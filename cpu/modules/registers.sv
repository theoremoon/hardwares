==> flow/design.v <==
module registers #(
    parameter N = 32,  
    parameter M = 2   
)(
    input clk,  
    input [M-1:0] r1,   
    input [M-1:0] r2,   
    input [M-1:0] w1,   
    input [N-1:0] mask,  
    input wf,   
    input [N-1:0] w,   
    output [N-1:0] v1,  
    output [N-1:0] v2  
);
    reg [N-1:0] regs[2**M-1:0];  
    integer i;
    initial begin
        for (i = 0; i < 2**M; i++) begin
            regs[i] = 0;
        end
    end
    assign v1 = (r1 == 0) ? 0 : regs[r1];
    assign v2 = (r2 == 0) ? 0 : regs[r2];
    always @(posedge clk) begin
        if (wf == 1'b1) begin
            regs[w1] <= (regs[w1]&(~mask))|(w&mask);
        end
    end
endmodule
Tool chain data of registers
Tool output for the design above, in the order of the flow.
Lines are those of the file above, counted from 1.
Cell names lack the library's common part.
Not given: n/a
- top module: registers
- clock port: clk
- standard-cell library: sky130hd
- corner: tt_025C_1v80

Word level
Yosys after proc, flatten, opt, wreduce and memory -nomap, before mapping. Enables and synchronous resets that opt folds into registers are not counted as muxes. Memory bits, and registers merged into a memory's read port (data or address), are not among the register bits. Print and check cells are not counted. Equal cells are merged and count once.
Memory sizes are those after Yosys's memory passes, which may raise the word count (mostly to a power of two), join words into wider ones and drop unused or constant bits.
- output and inout port bits: 64
- memory bits (writable): 128
- register bits after elaboration: 0
- memories kept: 1
- input port bits at 72
- bitwise logic cells: 4
- noted muxes and demuxes: 5
- reduce/logical cells at 2
- memories (name ; words ; width ; rd ports ; write ports ; RTL line ; source):
    regs ; 4 ; 32 ; 3 ; 1 ; 15 ; reg [N-1:0] regs[2**M-1:0];
- operators with widths (operator ; number):
    32-bit 2-to-1 mux ; 3
    32-bit AND ; 2
    32-bit bitwise OR ; 1
    32-bit NOT ; 1
    2-bit logical NOT ; 2
    2-bit 2-to-1 mux ; 1
    1-bit 2-to-1 mux ; 1

Logic depth
Longest topological path by Yosys (ltp), each cell counted once; first at word level (registers and memories cut), then after technology mapping (sequential cells cut; the memories' decode and read muxes count).
- word-level depth: 4
- ABC_AREA: 0
- depth in mapped cells at 5
- noted mapped depth without buffers: 3

Synthesis result
The flow's flattened synthesis, as Yosys stat reports it; memories are mapped. The netlist is that of the ABC_AREA named above (0 if unset); the other value can give another one.
Totals and module areas in this step are rounded.
- cells by type (cell ; number ; area in all (um^2)):
    edfxtp_1 ; 128 ; 3.84E+03
    mux2_2 ; 64 ; 720.691
    a22o_1 ; 63 ; 551.779
    mux2i_1 ; 32 ; 320.307
    a311oi_1 ; 32 ; 280.269
    a2111oi_0 ; 28 ; 245.235
    nor2b_1 ; 34 ; 212.704
    nor2_1 ; 33 ; 123.869
    inv_1 ; 32 ; 120.115
    buf_2 ; 17 ; 85.082
    buf_12 ; 4 ; 80.077
    a2111oi_2 ; 4 ; 60.058
    clkbuf_1 ; 16 ; 60.058
    buf_8 ; 2 ; 30.029
    buf_6 ; 1 ; 11.261
    nand2_1 ; 3 ; 11.261
    and3b_1 ; 1 ; 8.758
    buf_4 ; 1 ; 7.507
Not listed: further types 3, cells in them 3.
- mapped cells at 498
- cell area after synthesis: 6790 um^2
- area of sequential cells: 3840 um^2
- flip-flops at 128

Worst setup path after synthesis
Source: OpenSTA report_checks on the synthesized netlist (no wires, ideal clock, input and output delay 20% of the period each), path of least setup slack; recovery checks are left aside. Register names are those of the netlist, which keeps one name where synthesis merged equal registers.
- path type: input to register
- start point: input w1[1]
- end point: memory regs[0][0]
- noted data required time: 5492 ps
- setup slack at 1521 ps
- driving pins on the path at 4
- noted input delay: 1192 ps
- noted clock period: 5960 ps
- time at the first pin at 1192 ps
- library setup time: 468 ps
- path delay at 3247 ps
- noted arrival: 3971 ps
- synthesis period reached at 4439 ps
"path delay" is the arrival time less input delay plus setup time.
"driving pins on the path": output pins that drive a net of the path, with the launching flip-flop's if there is one; two outputs of one cell count as two.
"synthesis period reached" is the clock period less the worst setup slack; recovery checks do not enter. This is arithmetic on one report: input and output delays are still those of the set period (20% each).
Between the ends stands the longest chain of elaborated cells between them, by number of cells; it is not shown to be the way that was timed. Of several equally long chains one is given.
A line is the first line of the expression or statement that the cell stems from. Yosys adds cells for indexed reads and writes and turns some case tables into memories.
Only ways into the end's enable, where the timed path ends, are counted here.
- cells stage by stage: buf_6 -> buf_8 -> buf_8 -> nor3b_1
- noted length of the longest elaborated chain: 1
- elaborated cells on any way between the ends: 1
- source lines of those cells at 1
- classes of those cells: mux: 1
- ends and longest elaborated chain, post-synthesis (item ; RTL line ; source):
    start, declared ; 8 ; input [M-1:0] w1,
    2-bit 2-to-1 mux ; 25 ; if (wf == 1'b1) begin
    end, declared ; 15 ; reg [N-1:0] regs[2**M-1:0];

Path in the finished layout
Path of least setup slack in the final report of job 1 (OpenROAD, finished layout, wires in). Where an end is a register, its clock arrival counts in the times.
The path's times are printed in steps of 10 ps; the period is the one set.
- path type: input to output
- start point: input r2[0]
- end point: output v2[0]
- noted arrival: 3210 ps
- noted clock period: 5300 ps
- driving pins on the path at 4
- time at the first pin at 1060 ps
- setup slack at 1030 ps
- noted input delay: 1060 ps
- noted data required time: 4240 ps
Between the ends stands the longest chain of elaborated cells between them, by number of cells; it is not shown to be the way that was timed. Of several equally long chains one is given.
A memory read counts as a cell of the chain, while the word-level depth stops at memories.
- cells stage by stage: buf_2 -> nor2b_4 -> a22o_1 -> clkdlybuf4s50_1
- noted length of the longest elaborated chain: 2
- elaborated cells on any way between the ends: 3
- source lines of those cells at 2
- classes of those cells: mux: 1; reduce/logical: 1; memory: 1
- ends and longest elaborated chain, after layout (item ; RTL line ; source):
    start, declared ; 7 ; input [M-1:0] r2,
    memory read 4 x 32 bit ; 15 ; reg [N-1:0] regs[2**M-1:0];
    32-bit 2-to-1 mux ; 23 ; assign v2 = (r2 == 0) ? 0 : regs[r2];
    end, declared ; 13 ; output [N-1:0] v2

FLOW RESULTS
============

Module registers, platform sky130hd: 2 stored runs of the flow (Yosys, OpenROAD) with differing settings, in no particular order. Input and output delays are each 20% of the period that was set; the output load is 0.01 pF.
"period reached" is the run's clock period less its worst setup slack. It is reckoned from that one timing run; input and output delays stay at 20% of the period that was set.
"critical setup path time" means the part of the period allowed to the worst setup path (the constraints hold back 20% at inputs and 20% at outputs) less its slack; where the path has registers, the arrival times of their clocks count too.
"overall power": no workload was simulated; the value follows from the tool's default switching activity.
"critical setup path time" is known to 10 ps.
The results are shown rounded.

Job 1
Settings were period_ns = 5.3; CORE_UTILIZATION = 65; SETUP_SLACK_MARGIN = 0.56; PLACE_DENSITY = 0.35; HOLD_SLACK_MARGIN = 0.08; GPL_ROUTABILITY_DRIVEN = 0; SLEW_MARGIN = 30; CAP_MARGIN = 20; CORE_MARGIN = 2
- noted the utilization after routing: 84.3 %
- period reached at 4,274 ps
- noted the overall power: 2,560 µW
- total die area: 11,300 um^2
- mapped cell area after synthesis at 6,790 um^2
- noted the setup slack of the critical path: 1,030 ps
- post-route worst hold slack: 889 ps
- noted the critical setup path time: 2,150 ps
- worst path kind: input to output

Job 2
Settings were period_ns = 4.58; CAP_MARGIN = 20; CORE_MARGIN = 2; CORE_UTILIZATION = 40; SLEW_MARGIN = 20
- noted the utilization after routing: 53.7 %
- period reached at 3,653 ps
- noted the overall power: 3,270 µW
- total die area: 18,000 um^2
- mapped cell area after synthesis at 6,790 um^2
- noted the setup slack of the critical path: 927 ps
- post-route worst hold slack: 873 ps
- noted the critical setup path time: 1,820 ps
- worst path kind: input to output
