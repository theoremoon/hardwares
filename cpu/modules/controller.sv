==> flow/design.v <==
module controller (
    input clk,
    input [N-1:0] instr,
    output reg [3:0] r1,  
    output reg [3:0] r2,
    output reg [3:0] w1,  
    output reg [N-1:0] imm,
    output reg [3:0] alu_mode,
    output reg imm_flag,   
    output reg [N-1:0] mask,  
    output reg reg_write,  
    output reg mem_write,  
    output reg mem_read,  
    output reg pc_read,  
    output reg is_jump,  
    output reg is_branch,  
    output reg is_halted  
);
    localparam N = 32;  
    localparam M = 16;  
    reg halted_flag;
    initial begin
        is_halted = 0;
        halted_flag = 0;
    end
    always @(posedge clk) begin
        if (halted_flag == 0) begin
            casex (instr[31:29])
                3'b010, 3'b00x: begin
                    alu_mode = instr[30:27];
                    if (instr[26] == 0) begin
                        w1 = instr[25:22];   
                        r1 = instr[21:18];   
                        r2 = instr[17:14];   
                        imm = 0;
                        imm_flag = 0;
                    end
                    else begin
                        w1 = instr[25:22];   
                        r1 = instr[21:18];   
                        r2 = 4'b0;
                        imm = instr[17:0];   
                        imm_flag = 1;
                    end
                    mask = 32'hffffffff;
                    reg_write = 1;
                    mem_write = 0;
                    mem_read = 0;
                    pc_read = 0;
                    is_jump = 0;
                    is_branch = 0;
                    halted_flag = 0;
                end
                3'b011: begin
                    alu_mode = 4'b0001;  
                    w1 = instr[25:22];   
                    r1 = instr[21:18];   
                    r2 = instr[25:22];   
                    imm = instr[17:0];   
                    imm_flag = 1;
                    mask = {{16{instr[28]&instr[27]}}, {8{instr[28]}}, 8'b11111111};
                    pc_read = 0;
                    is_jump = 0;
                    is_branch = 0;
                    halted_flag = 0;
                    if (instr[26] == 0) begin
                        reg_write = 1;
                        mem_write = 0;
                        mem_read = 1;
                    end
                    else begin
                        reg_write = 0;
                        mem_write = 1;
                        mem_read = 0;
                    end
                end
                3'b100: begin
                    case (instr[31:26])
                        6'b100000: begin
                            alu_mode = 4'b1110;  
                            r1 = instr[25:22];  
                            r2 = instr[21:18];  
                            w1 = 0;
                            imm = instr[17:0];   
                            imm_flag = 0;
                            mask = 0;
                            reg_write = 0;
                            mem_write = 0;
                            mem_read = 0;
                            pc_read = 0;
                            is_jump = 0;
                            is_branch = 1;
                            end
                        6'b100001: begin
                            alu_mode = 4'b1111;  
                            r1 = instr[25:22];  
                            r2 = instr[21:18];  
                            w1 = 0;
                            imm = instr[17:0];   
                            imm_flag = 0;
                            mask = 0;
                            reg_write = 0;
                            mem_write = 0;
                            mem_read = 0;
                            pc_read = 0;
                            is_jump = 0;
                            is_branch = 1;
                        end
                        6'b100010: begin
                            alu_mode = 4'b0001;  
                            r1 = 0;  
                            r2 = 0;
                            w1 = 0;
                            imm = instr[25:14];
                            imm_flag = 1;
                            mask = 0;
                            reg_write = 0;
                            mem_write = 0;
                            mem_read = 0;
                            pc_read = 0;
                            is_jump = 1;
                            is_branch = 0;
                        end
                        6'b100011: begin
                            alu_mode = 4'b0001;  
                            r1 = 0;  
                            r2 = instr[25:22];   
                            w1 = 0;
                            imm = instr[25:14];
                            imm_flag = 1;
                            mask = 0;
                            reg_write = 0;
                            mem_write = 0;
                            mem_read = 0;
                            pc_read = 0;
                            is_jump = 1;
                            is_branch = 0;
                        end
                        6'b100100: begin
                            alu_mode = 4'b0001;  
                            r1 = 0;  
                            r2 = 0;
                            w1 = 4'b1111;  
                            imm = instr[25:14];
                            imm_flag = 1;
                            mask = 32'hffffffff;
                            reg_write = 1;
                            mem_write = 0;
                            mem_read = 0;
                            pc_read = 1;
                            is_jump = 1;
                            is_branch = 0;
                        end
                        6'b100101: begin
                            alu_mode = 4'b1101;  
                            w1 = instr[25:22];   
                            r1 = 0;
                            r2 = 0;
                            imm = 0;
                            imm_flag = 0;
                            mask = 32'hffffffff;
                            reg_write = 1;
                            mem_write = 0;
                            mem_read = 0;
                            pc_read = 0;
                            is_jump = 0;
                            is_branch = 0;
                        end
                        default: begin
                            halted_flag = 1;
                        end
                    endcase
                end
                default: begin
                    halted_flag = 1;
                end
            endcase
        end
        if (halted_flag) begin
            alu_mode = 1'b0;
            r1 = 0;
            r2 = 0;
            w1 = 2'b00;
            imm = 0;
            imm_flag = 0;
            mask = 0;
            reg_write = 0;
            mem_write = 0;
            mem_read = 0;
            pc_read = 0;
            is_jump = 0;
            is_branch = 0;
            is_halted = 1;
        end
    end
endmodule
## Reports on controller

What the tools print for controller, step after step.
Lines are those of the file above, counted from 1.
Operators: Yosys type, input widths -> output width; for muxes data width and select width s.
Library cell names are shortened.
A cell with - has no value.

| inputs | value |
|---|---|
| design top | controller |
| clock port | clk |
| cell library | sky130hd |
| timing corner | tt_025C_1v80 |

## After elaboration

Counts by Yosys on the flattened word-level netlist (proc, flatten, opt, wreduce; memories kept). Register bits leave out memories and registers merged into their read ports (data or address). Print and check cells are left out. Cells with the same type and inputs are merged into one.

| cells by class | value |
|---|---|
| $add $sub $neg | 0 |
| $mul | 0 |
| divide/modulo/power cells | 0 |
| magnitude comparators | 0 |
| equality and inequality tests | 18 |
| shifts and indexed selects | 0 |
| mux-type cells | 31 |
| bitwise operators | 2 |
| reduce/logical cells | 24 |

Operator list:

| cell | count |
|---|---|
| $pmux 32 s3 | 3 |
| $pmux 32 s2 | 1 |
| $pmux 4 s3 | 4 |
| $eq 6x6->1 const B | 6 |
| $reduce_and 3->1 | 10 |
| $pmux 4 s2 | 3 |
| $mux 18 | 1 |
| $pmux 4 s4 | 1 |
| $pmux 1 s2 | 8 |
| $ne 3x3->1 const B | 4 |
| $reduce_or 3->1 | 4 |
| $ne 4x4->1 const B | 3 |
| $pmux 1 s3 | 4 |
| $reduce_or 4->1 | 2 |
| $reduce_or 2->1 | 3 |
| $eq 3x2->1 const B | 2 |
| $reduce_or 6->1 | 1 |
| $ne 5x5->1 const B | 1 |
| $reduce_or 5->1 | 1 |
| $mux 1 | 5 |
| $mux 4 | 1 |
| $eq 3x3->1 const B | 1 |
| $reduce_bool 3->1 | 1 |
| $ne 2x2->1 const B | 1 |
| $logic_not 2->1 | 1 |
| $reduce_bool 2->1 | 1 |
| $and 1x1->1 | 1 |
| $not 1->1 | 1 |

| bit counts | value |
|---|---|
| bits in registers | 89 |
| bits in latches | 0 |
| bits in writable memories | 0 |
| bits in read-only memories | 0 |
| word width x clocked read ports | 0 |
| memories kept | 0 |
| bits of input ports | 33 |
| output and inout bits | 88 |
| word-level cells | 90 |

## Longest topological paths

Longest topological path by Yosys (ltp), each cell counted once; first at word level (registers and memories cut), then after technology mapping (sequential cells cut; the memories' decode and read muxes count).

| logic depth | value |
|---|---|
| depth after elaboration | 5 |
| ABC_AREA | 0 |
| gate-level depth with buffers | 8 |

## Synthesis result

The flow's flattened synthesis, as Yosys stat reports it; memories are mapped. The netlist is that of the ABC_AREA named above (0 if unset); the other value can give another one.
The area totals of this step are shown rounded.

Cells by type:

| cell | count | area in all (um2) |
|---|---|---|
| dfxtp_1 | 45 | 900.864 |
| buf_4 | 45 | 337.824 |
| a32o_1 | 8 | 80.077 |
| nor2_1 | 19 | 71.318 |
| a22oi_1 | 9 | 67.565 |
| a21oi_1 | 10 | 50.048 |
| a32o_2 | 4 | 45.043 |
| o21ai_0 | 9 | 45.043 |
| and3_1 | 7 | 43.792 |
| clkbuf_1 | 10 | 37.536 |
| o221ai_1 | 4 | 35.034 |
| edfxtp_1 | 1 | 30.029 |
| nor3_1 | 6 | 30.029 |
| o21a_1 | 4 | 30.029 |
| inv_1 | 7 | 26.275 |
| buf_6 | 2 | 22.522 |
| nand2_1 | 5 | 18.768 |
| nor2b_1 | 3 | 18.768 |

Not listed: further types 21, cells in them 25.

| mapped netlist | value |
|---|---|
| cells in the netlist | 223 |
| chip area (Yosys) | 2,090 um2 |
| sequential area | 931 um2 |
| flip-flop cells | 46 |

## Worst setup path after synthesis

Path of least setup slack by OpenSTA after synthesis, without wires, with an ideal clock, recovery checks aside; 20% of the period is set as input and as output delay. Where synthesis merged equal registers, the netlist keeps one of their names.

| path post-synthesis | value |
|---|---|
| path kind | input to register |
| start | input instr[31] |
| end | register imm[0] |
| period | 2,770 ps |
| input delay | 554 ps |
| launch time at the first pin | 554 ps |
| arrival time | 2,010 ps |
| setup slack | 700 ps |
| path delay | 1,515 ps |
| stages | 8 |
| path buffers | 4 |
| period reached after synthesis | 2,070 ps |

"path delay" is the arrival time less input delay plus setup time.
"stages" counts driving pins, that of a launching flip-flop among them; a cell with two outputs on the path counts twice.
"period reached after synthesis" is the clock period less the worst setup slack; recovery checks do not enter. This is arithmetic on one report: input and output delays are still those of the set period (20% each).
Between the ends stands the longest chain of elaborated cells between them, by number of cells; it is not shown to be the way that was timed. Of several equally long chains one is given.
Each line given opens the expression or statement behind the cell; cells for indexed reads and writes are added by Yosys, which also makes memories of some case tables.
At most two assigning lines are given for a register; there are more.

| on the way, post-synthesis | value |
|---|---|
| path through | buf_4 > or3b_1 > buf_6 > nor3_4 > a221o_1 > buf_6 > buf_8 > a32o_2 |
| length of the longest elaborated chain | 5 |
| elaborated cells on any way between the ends | 23 |

RTL lines, path post-synthesis:

| element | line | text |
|---|---|---|
| start, declared | 3 | `input [N-1:0] instr,` |
| $eq 6x6->1 | 78 | `case (instr[31:26])` |
| $reduce_or 6->1 | - |  |
| $mux 1 | 78 |  |
| $pmux 1 s2 | 28 | `casex (instr[31:29])` |
| $mux 1 | 27 | `if (halted_flag == 0) begin` |
| end, assigned | 42 | `imm = instr[17:0];` |
| end, assigned | 59 | `imm = instr[17:0];` |
| end, declared | 7 | `output reg [N-1:0] imm,` |

## Timing after layout

Path of least setup slack in the final report of job 1 (OpenROAD, finished layout, wires in). Where an end is a register, its clock arrival counts in the times.
The path's times are printed in steps of 10 ps; the period is the one set.

| path after layout | value |
|---|---|
| path kind | input to register |
| start | input instr[31] |
| end | register imm[1] |
| period | 3,500 ps |
| input delay | 700 ps |
| launch time at the first pin | 700 ps |
| arrival time | 2,980 ps |
| setup slack | 760 ps |
| stages | 5 |
| path buffers | 1 |

Between the ends stands the longest chain of elaborated cells between them, by number of cells; it is not shown to be the way that was timed. Of several equally long chains one is given.
At most two assigning lines are given for a register; there are more.

| on the way, after layout | value |
|---|---|
| path through | clkdlybuf4s50_1 > or3b_1 > nor3_4 > a221o_1 > a32o_2 |
| length of the longest elaborated chain | 5 |
| elaborated cells on any way between the ends | 23 |

RTL lines, path after layout:

| element | line | text |
|---|---|---|
| start, declared | 3 | `input [N-1:0] instr,` |
| $eq 6x6->1 | 78 | `case (instr[31:26])` |
| $reduce_or 6->1 | - |  |
| $mux 1 | 78 |  |
| $pmux 1 s2 | 28 | `casex (instr[31:29])` |
| $mux 1 | 27 | `if (halted_flag == 0) begin` |
| end, assigned | 42 | `imm = instr[17:0];` |
| end, assigned | 59 | `imm = instr[17:0];` |
| end, declared | 7 | `output reg [N-1:0] imm,` |

Memo
Re: implementation data of controller

2 stored runs of controller in the flow (synthesis by Yosys, layout by OpenROAD, sky130hd cells), in arbitrary order. Constraints: input delay and output delay 20% of the set period each, output load 0.01 pF.
"period reached": clock period set for the run, less the worst setup slack. It is reckoned from that one timing run; input and output delays stay at 20% of the period that was set.
Values from the reports are rounded here.

## Job 1

==> flow/run.sh <==
#!/bin/bash
# the make line also repeats the synthesis and layout settings of config.mk as NAME=value (left out here)
make -C /OpenROAD-flow-scripts/flow DESIGN_CONFIG=/design/flow/config.mk WORK_HOME=/design/flow/orfs CLKGATE_MAP_FILE= finish
==> flow/config.mk <==
export PLATFORM = sky130hd
export DESIGN_NAME = controller
export DESIGN_NICKNAME = controller
export VERILOG_FILES = /design/flow/design.v
export SDC_FILE = /design/flow/constraint.sdc
export NUM_CORES = 4
export LEC_CHECK = 0
export CAP_MARGIN = 20
export CORE_MARGIN = 8
export CORE_UTILIZATION = 29
export CTS_CLUSTER_DIAMETER = 389
export CTS_CLUSTER_SIZE = 83
export HOLD_SLACK_MARGIN = 0.06
export SLEW_MARGIN = 40
==> flow/constraint.sdc <==
create_clock -name core_clock -period 3.5 [get_ports {clk}]
set_input_delay 0.7000 -clock core_clock [delete_from_list [all_inputs] [get_ports {clk}]]
set_output_delay 0.7000 -clock core_clock [all_outputs]
set_load 0.01 [all_outputs]

| result of job 1 | value |
|---|---|
| cell area after synthesis | 2,090 um2 |
| die size | 10,200 um2 |
| standard-cell area of the final layout | 3,050 um2 |
| utilization in the final report | 0.43 |
| lowest setup slack | 756 ps |
| post-route setup TNS | 0 ps |
| period reached | 2,744 ps |

## Job 2

==> flow/run.sh <==
#!/bin/bash
# the make line also repeats the synthesis and layout settings of config.mk as NAME=value (left out here)
make -C /OpenROAD-flow-scripts/flow DESIGN_CONFIG=/design/flow/config.mk WORK_HOME=/design/flow/orfs CLKGATE_MAP_FILE= finish
==> flow/config.mk <==
export PLATFORM = sky130hd
export DESIGN_NAME = controller
export DESIGN_NICKNAME = controller
export VERILOG_FILES = /design/flow/design.v
export SDC_FILE = /design/flow/constraint.sdc
export NUM_CORES = 4
export LEC_CHECK = 0
export CAP_MARGIN = 20
export CELL_PAD_IN_SITES_DETAIL_PLACEMENT = 1
export CELL_PAD_IN_SITES_GLOBAL_PLACEMENT = 2
export CORE_MARGIN = 2
export CORE_UTILIZATION = 56
export CTS_CLUSTER_DIAMETER = 48
export CTS_CLUSTER_SIZE = 15
export MIN_ROUTING_LAYER = met1
export PLACE_DENSITY_LB_ADDON = 0.3
export SETUP_SLACK_MARGIN = 0.72
export SLEW_MARGIN = 20
export TNS_END_PERCENT = 25
==> flow/constraint.sdc <==
create_clock -name core_clock -period 2.95 [get_ports {clk}]
set_input_delay 0.5900 -clock core_clock [delete_from_list [all_inputs] [get_ports {clk}]]
set_output_delay 0.5900 -clock core_clock [all_outputs]
set_load 0.01 [all_outputs]

Job 2: no results, placement failed with FLW-0024
